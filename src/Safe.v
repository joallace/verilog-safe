==> flow/design.v <==
module LCD_Controller (
	input [7:0] iDATA,
	input iRS,
	input iStart,
	output reg oDone,
	input iCLK,iRST_N,
	output [7:0] LCD_DATA,
	output LCD_RW,
	output reg LCD_EN,
	output LCD_RS
);
	parameter    CLK_Divide    =    16;
	reg        [4:0]    Cont;
	reg        [1:0]    ST;
	reg        preStart,mStart;
	assign    LCD_DATA    =    iDATA;
	assign    LCD_RW        =    1'b0;
	assign    LCD_RS        =    iRS;
	always@(posedge iCLK or negedge iRST_N)
	begin
		if(!iRST_N)
		begin
			oDone    <=    1'b0;
			LCD_EN    <=    1'b0;
			preStart<=    1'b0;
			mStart    <=    1'b0;
			Cont    <=    0;
			ST        <=    0;
		end
		else
		begin
			preStart<=    iStart;
			if({preStart,iStart}==2'b01)
			begin
				mStart    <=    1'b1;
				oDone    <=    1'b0;
			end
			if(mStart)
			begin
				case(ST)
				0:    ST    <=    1;     
				1:    begin
						LCD_EN    <=    1'b1;
						ST        <=    2;
					end
				2:    begin
						if(Cont<CLK_Divide)
						Cont    <=    Cont + 1'b1;
						else
						ST        <=    3;
					end
				3:    begin
						LCD_EN    <=    1'b0;
						mStart    <=    1'b0;
						oDone    <=    1'b1;
						Cont    <=    0;
						ST        <=    0;
					end
				endcase
			end
		end
	end
endmodule
module Reset_Delay( input iCLK, output reg oRESET);
reg    [19:0]    Cont;
always@(posedge iCLK)
begin
    if(Cont!=20'hFFFFF)
    begin
        Cont    <=    Cont + 1'b1;
        oRESET    <=    1'b0;
    end
    else
    oRESET    <=    1'b1;
end
endmodule
module Safe(  
  input CLOCK_50,		 
  input [2:0] KEY,  	 
  input [17:0] SW,  		 
  output [1:0]LEDG,  
  output LEDR,   	 
  input GPIO_I,		
  output GPIO_O,
  output LCD_ON,         
  output LCD_BLON,       
  output LCD_RW,         
  output LCD_EN,         
  output LCD_RS,         
  inout [7:0] LCD_DATA   
);
	wire DLY_RST;
	Reset_Delay r0(.iCLK(CLOCK_50),.oRESET(DLY_RST));
	assign LCD_ON      =    1'b1;
	assign LCD_BLON    =    1'b1;
	reg	[5:0]	LUT_INDEX;
	reg	[8:0]	LUT_DATA;
	reg	[5:0]	mLCD_ST;
	reg	[17:0]	mDLY;
	reg			mLCD_Start;
	reg	[7:0]	mLCD_DATA;
	reg			mLCD_RS;
	wire		mLCD_Done;
	parameter	LCD_INTIAL	=	0;
	parameter	LCD_LINE1	=	5;
	parameter	LCD_CH_LINE	=	LCD_LINE1+16;
	parameter	LCD_LINE2	=	LCD_LINE1+16+1;
	parameter	LUT_SIZE	=	LCD_LINE1+32+1;
	reg [7:0]position = 0;
	reg [1:0]ledG = 2'b00;
	assign LEDG = ledG;
	assign LEDR = ~&ledG;
	reg correctPass = 1'b0;
	reg correctFacial = 1'b0;
	reg [1:0]message = 2'b00;
	parameter PASSWORD = 18'b111111111111111111;
	always @ (posedge CLOCK_50) begin
		if(!DLY_RST)
		begin
			LUT_INDEX	<=	0;
			mLCD_ST		<=	0;
			mDLY		<=	0;
			mLCD_Start	<=	0;
			mLCD_DATA	<=	0;
			mLCD_RS		<=	0;
		end
		else
		begin
			if(LUT_INDEX < LUT_SIZE)
			begin
				case(mLCD_ST)
				0:	begin
						mLCD_DATA	<=	LUT_DATA[7:0];
						mLCD_RS		<=	LUT_DATA[8];
						mLCD_Start	<=	1;
						mLCD_ST		<=	1;
					end
				1:	begin
						if(mLCD_Done)
						begin
							mLCD_Start	<=	0;
							mLCD_ST		<=	2;
						end
					end
				2:	begin
						if(mDLY<18'h3FFFE)
						mDLY	<=	mDLY+1;
						else
						begin
							mDLY	<=	0;
							mLCD_ST	<=	3;
						end
					end
				3:	begin
						LUT_INDEX	<=	LUT_INDEX+1;
						mLCD_ST	<=	0;
					end
				endcase
			end
		end
		if(!KEY[0] && SW == PASSWORD)
			correctPass <= 1'b1;
		if(GPIO_I == 1'b0)
			correctFacial <= 1'b1;
		ledG[1] <= correctFacial;
		ledG[0] <= correctPass;
		if(!KEY[0] && (SW != PASSWORD || !correctFacial) )begin
			message <= 2'b01;
			LUT_INDEX	<=	0;
			mLCD_ST		<=	0;
			mDLY		<=	0;
			mLCD_Start	<=	0;
			mLCD_DATA	<=	0;
			mLCD_RS		<=	0;
		end
		if(!KEY[0] && (correctFacial && correctPass))begin
			position <= 8'b11001000;
			message <= 2'b10;
			LUT_INDEX	<=	0;
			mLCD_ST		<=	0;
			mDLY		<=	0;
			mLCD_Start	<=	0;
			mLCD_DATA	<=	0;
			mLCD_RS		<=	0;
		end		
		if(!KEY[1])begin
			position <= 0;
			correctPass <= 1'b0;
			correctFacial <= 1'b0;
			message <= 2'b00;
			LUT_INDEX	<=	0;
			mLCD_ST		<=	0;
			mDLY		<=	0;
			mLCD_Start	<=	0;
			mLCD_DATA	<=	0;
			mLCD_RS		<=	0;
		end
		if(message == 2'b00) begin
			case(LUT_INDEX)
				LCD_INTIAL+0:	LUT_DATA	<=	9'h038;
				LCD_INTIAL+1:	LUT_DATA	<=	9'h00C;
				LCD_INTIAL+2:	LUT_DATA	<=	9'h001;
				LCD_INTIAL+3:	LUT_DATA	<=	9'h006;
				LCD_INTIAL+4:	LUT_DATA	<=	9'h080;
				LCD_LINE1+14:	LUT_DATA	<=	9'h120;	 
			endcase
		end
		if(message == 2'b01) begin
			case(LUT_INDEX)
				LCD_INTIAL+0:	LUT_DATA	<=	9'h038;
				LCD_INTIAL+1:	LUT_DATA	<=	9'h00C;
				LCD_INTIAL+2:	LUT_DATA	<=	9'h001;
				LCD_INTIAL+3:	LUT_DATA	<=	9'h006;
				LCD_INTIAL+4:	LUT_DATA	<=	9'h080;
				LCD_LINE1+0:	LUT_DATA	<=	9'h141;	 
				LCD_LINE1+1:	LUT_DATA	<=	9'h143;	 
				LCD_LINE1+2:	LUT_DATA	<=	9'h143;	 
				LCD_LINE1+3:	LUT_DATA	<=	9'h145;	 
				LCD_LINE1+4:	LUT_DATA	<=	9'h153;	 
				LCD_LINE1+5:	LUT_DATA	<=	9'h153;	 
				LCD_LINE1+6:	LUT_DATA	<=	9'h120;	 
				LCD_LINE1+7:	LUT_DATA	<=	9'h144;	 
				LCD_LINE1+8:	LUT_DATA	<=	9'h145;	 
				LCD_LINE1+9:	LUT_DATA	<=	9'h14E;	 
				LCD_LINE1+10:	LUT_DATA	<=	9'h149;	 
				LCD_LINE1+11:	LUT_DATA	<=	9'h145;	 
				LCD_LINE1+12:	LUT_DATA	<=	9'h144;	 
				LCD_LINE1+13:	LUT_DATA	<=	9'h120;	 
			endcase
		end
		if(message == 2'b10) begin
			case(LUT_INDEX)
				LCD_INTIAL+0:	LUT_DATA	<=	9'h038;
				LCD_INTIAL+1:	LUT_DATA	<=	9'h00C;
				LCD_INTIAL+2:	LUT_DATA	<=	9'h001;
				LCD_INTIAL+3:	LUT_DATA	<=	9'h006;
				LCD_INTIAL+4:	LUT_DATA	<=	9'h080;
				LCD_LINE1+0:	LUT_DATA	<=	9'h141;	 
				LCD_LINE1+1:	LUT_DATA	<=	9'h143;	 
				LCD_LINE1+2:	LUT_DATA	<=	9'h143;	 
				LCD_LINE1+3:	LUT_DATA	<=	9'h145;	 
				LCD_LINE1+4:	LUT_DATA	<=	9'h153;	 
				LCD_LINE1+5:	LUT_DATA	<=	9'h153;	 
				LCD_LINE1+6:	LUT_DATA	<=	9'h120;	 
				LCD_LINE1+7:	LUT_DATA	<=	9'h147;	 
				LCD_LINE1+8:	LUT_DATA	<=	9'h152;	 
				LCD_LINE1+9:	LUT_DATA	<=	9'h141;	 
				LCD_LINE1+10:	LUT_DATA	<=	9'h14E;	 
				LCD_LINE1+11:	LUT_DATA	<=	9'h154;	 
				LCD_LINE1+12:	LUT_DATA	<=	9'h145;	 
				LCD_LINE1+13:	LUT_DATA	<=	9'h144;	 
				LCD_LINE1+14:	LUT_DATA	<=	9'h120;	 
			endcase
		end
	end
	LCD_Controller 		u0	(	 
								.iDATA(mLCD_DATA),
								.iRS(mLCD_RS),
								.iStart(mLCD_Start),
								.oDone(mLCD_Done),
								.iCLK(CLOCK_50),
								.iRST_N(DLY_RST),
								.LCD_DATA(LCD_DATA),
								.LCD_RW(LCD_RW),
								.LCD_EN(LCD_EN),
								.LCD_RS(LCD_RS)	);
	Servo_Controller s0(  
		.clk(CLOCK_50),
		.rst(!KEY[2]),
		.position(position),
		.servo(GPIO_O)
	);
endmodule
module Servo_Controller (
  input clk,
  input rst,
  input [7:0] position,
  output servo
  );
  reg pwm_q, pwm_d;
  reg [19:0] ctr_q, ctr_d;
  assign servo = pwm_q;
  always @(*) begin
    ctr_d = ctr_q + 1'b1;
    if (position + 9'd165 > ctr_q[19:8]) begin
      pwm_d = 1'b1;
    end else begin
      pwm_d = 1'b0;
    end
  end
  always @(posedge clk) begin
    if (rst) begin
      ctr_q <= 1'b0;
    end else begin
      ctr_q <= ctr_d;
    end
    pwm_q <= pwm_d;
  end
endmodule
---- Tool chain data of Safe ----
Tool output for the design above, in the order of the flow.
Line numbers count from 1 in the design file above.
Not given: --
design
  design top .............................. Safe
  clock ................................... CLOCK_50
  standard-cell library ................... sky130hd
  library corner .......................... tt_025C_1v80

---- Word-level counts ----
Yosys after proc, flatten, opt, wreduce and memory -nomap, before mapping. Memory bits, and registers merged into a memory's read port (data or address), are not among the register bits. Print and check cells are not counted. Equal cells are merged and count once.
operators by class
  add/subtract/negate cells ............... 6
  $mul .................................... 0
  div/mod/pow operators ................... 0
  magnitude comparators ................... 4
  equality and inequality tests ........... 35
  shifts and indexed selects .............. 0
  muxes and demuxes ....................... 27
  bitwise gates (word level) .............. 2
  reductions and logical operators ........ 37
operator list
  kind                                                 count
  parallel mux 9 bit (select 15 bit)                   1
  parallel mux 9 bit (select 13 bit)                   1
  parallel mux 9 bit (select 6 bit)                    1
  == test 6 x 4 -> 1 bit (second input constant)       8
  adder 20 x 1 -> 20 bit (second input constant)       2
  two-way mux 9 bit                                    3
  == test 6 x 2 -> 1 bit (second input constant)       4
  == test 6 x 3 -> 1 bit (second input constant)       4
  == test 6 x 5 -> 1 bit (second input constant)       4
  parallel mux 6 bit (select 4 bit)                    1
  inequality test 20 bit (second input constant)       1
  adder 18 x 1 -> 18 bit (second input constant)       1
  less-than comparator 18 bit (second input constant)  1
  == test 18 bit (second input constant)               1
  inequality test 18 bit (second input constant)       1
  two-way mux 18 bit                                   1
  OR reduction 2 bit                                   8
  greater-than comparator 12 bit                       1
  == test 6 x 1 -> 1 bit (second input constant)       2
  logical NOT 6 bit                                    2
  two-way mux 6 bit                                    2
  AND reduction 2 bit                                  5
  parallel mux 5 bit (select 2 bit)                    1
  AND reduction 3 bit                                  3
  adder 8 x 8 -> 9 bit (second input constant)         1
  two-way mux 1 bit                                    9
  nonzero test 2 bit                                   4
  nonzero test 4 bit                                   2
Not listed: further kinds 20, cells in them 36.
word-level totals
  register bits after elaboration ......... 109
  latch bits .............................. 0
  RAM bits ................................ 0
  memory bits (read-only) ................. 0
  clocked read ports x word width ......... 0
  memories kept ........................... 0
  input bits .............................. 23
  output and inout port bits .............. 17
  elaborated cells ........................ 134

---- Depth ----
Depth = most cells in a row (Yosys ltp): at word level without a register or memory, in the mapped netlist without a sequential cell, where the memories' decode and read muxes count.
depth
  depth after elaboration ................. 7
  ABC_AREA ................................ 0
  gate-level depth with buffers ........... 10
  mapped depth without buffers ............ 8

---- Mapped cells and area ----
Source: synth_stat.txt of the flow (Yosys; design flattened, memories mapped). It holds for the ABC_AREA given above (unset counts as 0); a run with the other value may have another netlist.
mapped netlist
  cell count .............................. 636
  cell area after synthesis ............... 0.0055391 mm²
  sequential area ......................... 0.0024486 mm²
  flip-flop cells ......................... 109
  buffers ................................. 32
cell types
  type                       count  area in all (µm²)
  sky130_fd_sc_hd__dfxtp_1   76     1.52E+03
  sky130_fd_sc_hd__edfxtp_1  20     600.576
  sky130_fd_sc_hd__dfrtp_1   12     300.288
  sky130_fd_sc_hd__xnor2_1   33     289.027
  sky130_fd_sc_hd__nor2_1    70     262.752
  sky130_fd_sc_hd__nand2_1   67     251.491
  sky130_fd_sc_hd__nand3_1   44     220.211
  sky130_fd_sc_hd__xor2_1    20     175.168
  sky130_fd_sc_hd__a21oi_1   32     160.154
  sky130_fd_sc_hd__o21ai_0   31     155.149
  sky130_fd_sc_hd__ha_1      12     150.144
  sky130_fd_sc_hd__and2_1    22     137.632
  sky130_fd_sc_hd__nand4_1   14     87.584
  sky130_fd_sc_hd__inv_1     23     86.333
  sky130_fd_sc_hd__nor3_1    16     80.077
  sky130_fd_sc_hd__and3_1    12     75.072
  sky130_fd_sc_hd__clkbuf_1  18     67.565
  sky130_fd_sc_hd__a211oi_1  7      52.55
Not listed: further types 50, cells in them 107.
By module: a second synthesis without flattening, with its own total; a netlist apart from the flattened one above.
second synthesis, totals
  cell total of the unflattened synthesis .. 652
  area (unflattened synthesis) ............ 0.0058231 mm²
Each row is one instance without its submodules.
modules
  module            times used  cells  area (mm²)  seq. area (mm²)
  Safe              1           368    0.0029328   0.001081
  Servo_Controller  1           143    0.0011949   0.0004204
  Reset_Delay       1           76     0.0010097   0.0006206
  LCD_Controller    1           65     0.0006857   0.0003266

---- Path before layout ----
OpenSTA on the mapped netlist: ideal clock, no wires. The path of least setup slack (recovery checks aside). Input and output delay are each 20% of the period. Register names are those of the netlist, which keeps one name where synthesis merged equal registers.
path post-synthesis
  kind .................................... register -> register
  start point ............................. reg LUT_INDEX[1]
  end point ............................... reg LUT_DATA[6]
  clock period ............................ 3.91 ns
  library setup time ...................... 0.122 ns
  time at the first pin ................... 0.000 ns
  arrival ................................. 2.199 ns
  data required time ...................... 3.788 ns
  path slack .............................. 1.589 ns
  path delay .............................. 2.321 ns
  stages on the path ...................... 10
  path buffers ............................ 1
  synthesis period reached ................ 2.321 ns
"path delay" = arrival - input delay + setup time.
"stages on the path": output pins that drive a net of the path, with the launching flip-flop's if there is one; two outputs of one cell count as two.
"synthesis period reached" is the clock period less the worst setup slack; recovery checks do not enter. This is arithmetic on one report: input and output delays are still those of the set period (20% each).
The rows between start and end are the longest chain of elaborated cells between them; the timing report does not say that the signal goes this way. Where chains are equally long, one stands for them.
Each line given opens the expression or statement behind the cell; cells for indexed reads and writes are added by Yosys, which also makes memories of some case tables.
At most two assigning lines are given for a register; there are more.
on the way, post-synthesis
  cells stage by stage .................... sky130_fd_sc_hd__dfxtp_1 sky130_fd_sc_hd__inv_1 sky130_fd_sc_hd__ha_1 sky130_fd_sc_hd__buf_4 sky130_fd_sc_hd__o21bai_1 sky130_fd_sc_hd__a2111oi_2 sky130_fd_sc_hd__and4b_1 sky130_fd_sc_hd__a311o_1 sky130_fd_sc_hd__and3_1 sky130_fd_sc_hd__a221o_1
  cells in the longest elaborated chain ... 7
  elaborated cells between the ends (all ways) .. 34
  classes of those cells .................. eq/ne: 19; mux: 6; reduce/logical: 9
ends and longest elaborated chain, post-synthesis
  item                                RTL line  text
  start: declaration                  96        reg [5:0] LUT_INDEX;
  start: assignment                   120       LUT_INDEX <= 0;
  start: assignment                   155       LUT_INDEX <= LUT_INDEX+1;
  == test 6 x 5 -> 1 bit              199       case(LUT_INDEX)
  parallel mux 9 bit (select 6 bit)   199
  two-way mux 9 bit                   198       if(message == 2'b00) begin
  parallel mux 9 bit (select 13 bit)  209       case(LUT_INDEX)
  two-way mux 9 bit                   208       if(message == 2'b01) begin
  parallel mux 9 bit (select 15 bit)  232       case(LUT_INDEX)
  two-way mux 9 bit                   231       if(message == 2'b10) begin
  end: assignment                     228       LCD_LINE1+13: LUT_DATA <= 9'h120;
  end: assignment                     233       LCD_INTIAL+0: LUT_DATA <= 9'h038;
  end: declaration                    97        reg [8:0] LUT_DATA;

---- Worst path after layout ----
Path of least setup slack in the final report of flow run A (OpenROAD, finished layout, wires in). Where an end is a register, its clock arrival counts in the times.
path post-layout
  kind .................................... register -> register
  start point ............................. reg LUT_INDEX[0]
  end point ............................... reg LUT_DATA[6]
  clock period ............................ 4.48 ns
  library setup time ...................... 0.11 ns
  time at the first pin ................... 0.35 ns
  arrival ................................. 3.10 ns
  data required time ...................... 4.72 ns
  path slack .............................. 1.62 ns
  stages on the path ...................... 9
  path buffers ............................ 0
The rows between start and end are the longest chain of elaborated cells between them; the timing report does not say that the signal goes this way. Where chains are equally long, one stands for them.
At most two assigning lines are given for a register; there are more.
on the way, post-layout
  cells stage by stage .................... sky130_fd_sc_hd__dfxtp_1 sky130_fd_sc_hd__inv_1 sky130_fd_sc_hd__ha_1 sky130_fd_sc_hd__o21bai_1 sky130_fd_sc_hd__a2111oi_2 sky130_fd_sc_hd__and4b_1 sky130_fd_sc_hd__a311o_1 sky130_fd_sc_hd__and3_1 sky130_fd_sc_hd__a221o_1
  cells in the longest elaborated chain ... 7
  elaborated cells between the ends (all ways) .. 34
  classes of those cells .................. eq/ne: 19; mux: 6; reduce/logical: 9
ends and longest elaborated chain, post-layout
  item                                RTL line  text
  start: declaration                  96        reg [5:0] LUT_INDEX;
  start: assignment                   120       LUT_INDEX <= 0;
  start: assignment                   155       LUT_INDEX <= LUT_INDEX+1;
  == test 6 x 5 -> 1 bit              199       case(LUT_INDEX)
  parallel mux 9 bit (select 6 bit)   199
  two-way mux 9 bit                   198       if(message == 2'b00) begin
  parallel mux 9 bit (select 13 bit)  209       case(LUT_INDEX)
  two-way mux 9 bit                   208       if(message == 2'b01) begin
  parallel mux 9 bit (select 15 bit)  232       case(LUT_INDEX)
  two-way mux 9 bit                   231       if(message == 2'b10) begin
  end: assignment                     228       LCD_LINE1+13: LUT_DATA <= 9'h120;
  end: assignment                     233       LCD_INTIAL+0: LUT_DATA <= 9'h038;
  end: declaration                    97        reg [8:0] LUT_DATA;

Measured results for Safe: 2 stored runs of the Yosys and OpenROAD flow on sky130hd. The settings differ; the order carries no meaning. The constraints put input and output delay at 20% of the set period each and load the outputs with 0.01 pF.
"time used up by the worst setup path" is the time allowed to the run's worst setup path (the clock period less input and output delay, where it has them) less its slack. Clock arrival times count: a late capture clock shortens it, a late launch clock lengthens it.

======== flow run A ========
==> flow/run.sh <==
#!/bin/bash
# the make line also repeats the synthesis and layout settings of config.mk as NAME=value (left out here)
make -C /OpenROAD-flow-scripts/flow DESIGN_CONFIG=/design/flow/config.mk WORK_HOME=/design/flow/orfs CLKGATE_MAP_FILE= finish
==> flow/config.mk <==
export PLATFORM = sky130hd
export DESIGN_NAME = Safe
export DESIGN_NICKNAME = Safe
export VERILOG_FILES = /design/flow/design.v
export SDC_FILE = /design/flow/constraint.sdc
export NUM_CORES = 4
export LEC_CHECK = 0
export CAP_MARGIN = 20
export CORE_MARGIN = 2
export CORE_UTILIZATION = 40
export SLEW_MARGIN = 20
==> flow/constraint.sdc <==
create_clock -name core_clock -period 4.48 [get_ports {CLOCK_50}]
set_input_delay 0.8960 -clock core_clock [delete_from_list [all_inputs] [get_ports {CLOCK_50}]]
set_output_delay 0.8960 -clock core_clock [all_outputs]
set_load 0.01 [all_outputs]

-------- measured, flow run A --------
  Yosys chip area after synthesis ......... 0.0055391 mm²
  total die area .......................... 0.0148048 mm²
  post-layout utilization ................. 46.4%
  setup slack of the worst path ........... 1.620 ns
  final setup TNS ......................... 0.000 ns
  time used up by the worst setup path .... 2.86 ns
  critical path type ...................... register -> register

======== flow run B ========
==> flow/run.sh <==
#!/bin/bash
# the make line also repeats the synthesis and layout settings of config.mk as NAME=value (left out here)
make -C /OpenROAD-flow-scripts/flow DESIGN_CONFIG=/design/flow/config.mk WORK_HOME=/design/flow/orfs CLKGATE_MAP_FILE= finish
==> flow/config.mk <==
export PLATFORM = sky130hd
export DESIGN_NAME = Safe
export DESIGN_NICKNAME = Safe
export VERILOG_FILES = /design/flow/design.v
export SDC_FILE = /design/flow/constraint.sdc
export NUM_CORES = 4
export LEC_CHECK = 0
export CAP_MARGIN = 20
export CELL_PAD_IN_SITES_GLOBAL_PLACEMENT = 1
export CORE_MARGIN = 4
export CORE_UTILIZATION = 26
export CTS_CLUSTER_SIZE = 53
export GPL_ROUTABILITY_DRIVEN = 1
export HOLD_SLACK_MARGIN = 0.27
export SETUP_SLACK_MARGIN = -0.04
export SLEW_MARGIN = 20
==> flow/constraint.sdc <==
create_clock -name core_clock -period 1.73 [get_ports {CLOCK_50}]
set_input_delay 0.3460 -clock core_clock [delete_from_list [all_inputs] [get_ports {CLOCK_50}]]
set_output_delay 0.3460 -clock core_clock [all_outputs]
set_load 0.01 [all_outputs]

-------- measured, flow run B --------
  Yosys chip area after synthesis ......... 0.0055391 mm²
  total die area .......................... 0.0237037 mm²
  post-layout utilization ................. 36.8%
  setup slack of the worst path ........... -0.440 ns
  final setup TNS ......................... -3.679 ns
  time used up by the worst setup path .... 2.17 ns
  critical path type ...................... register -> register
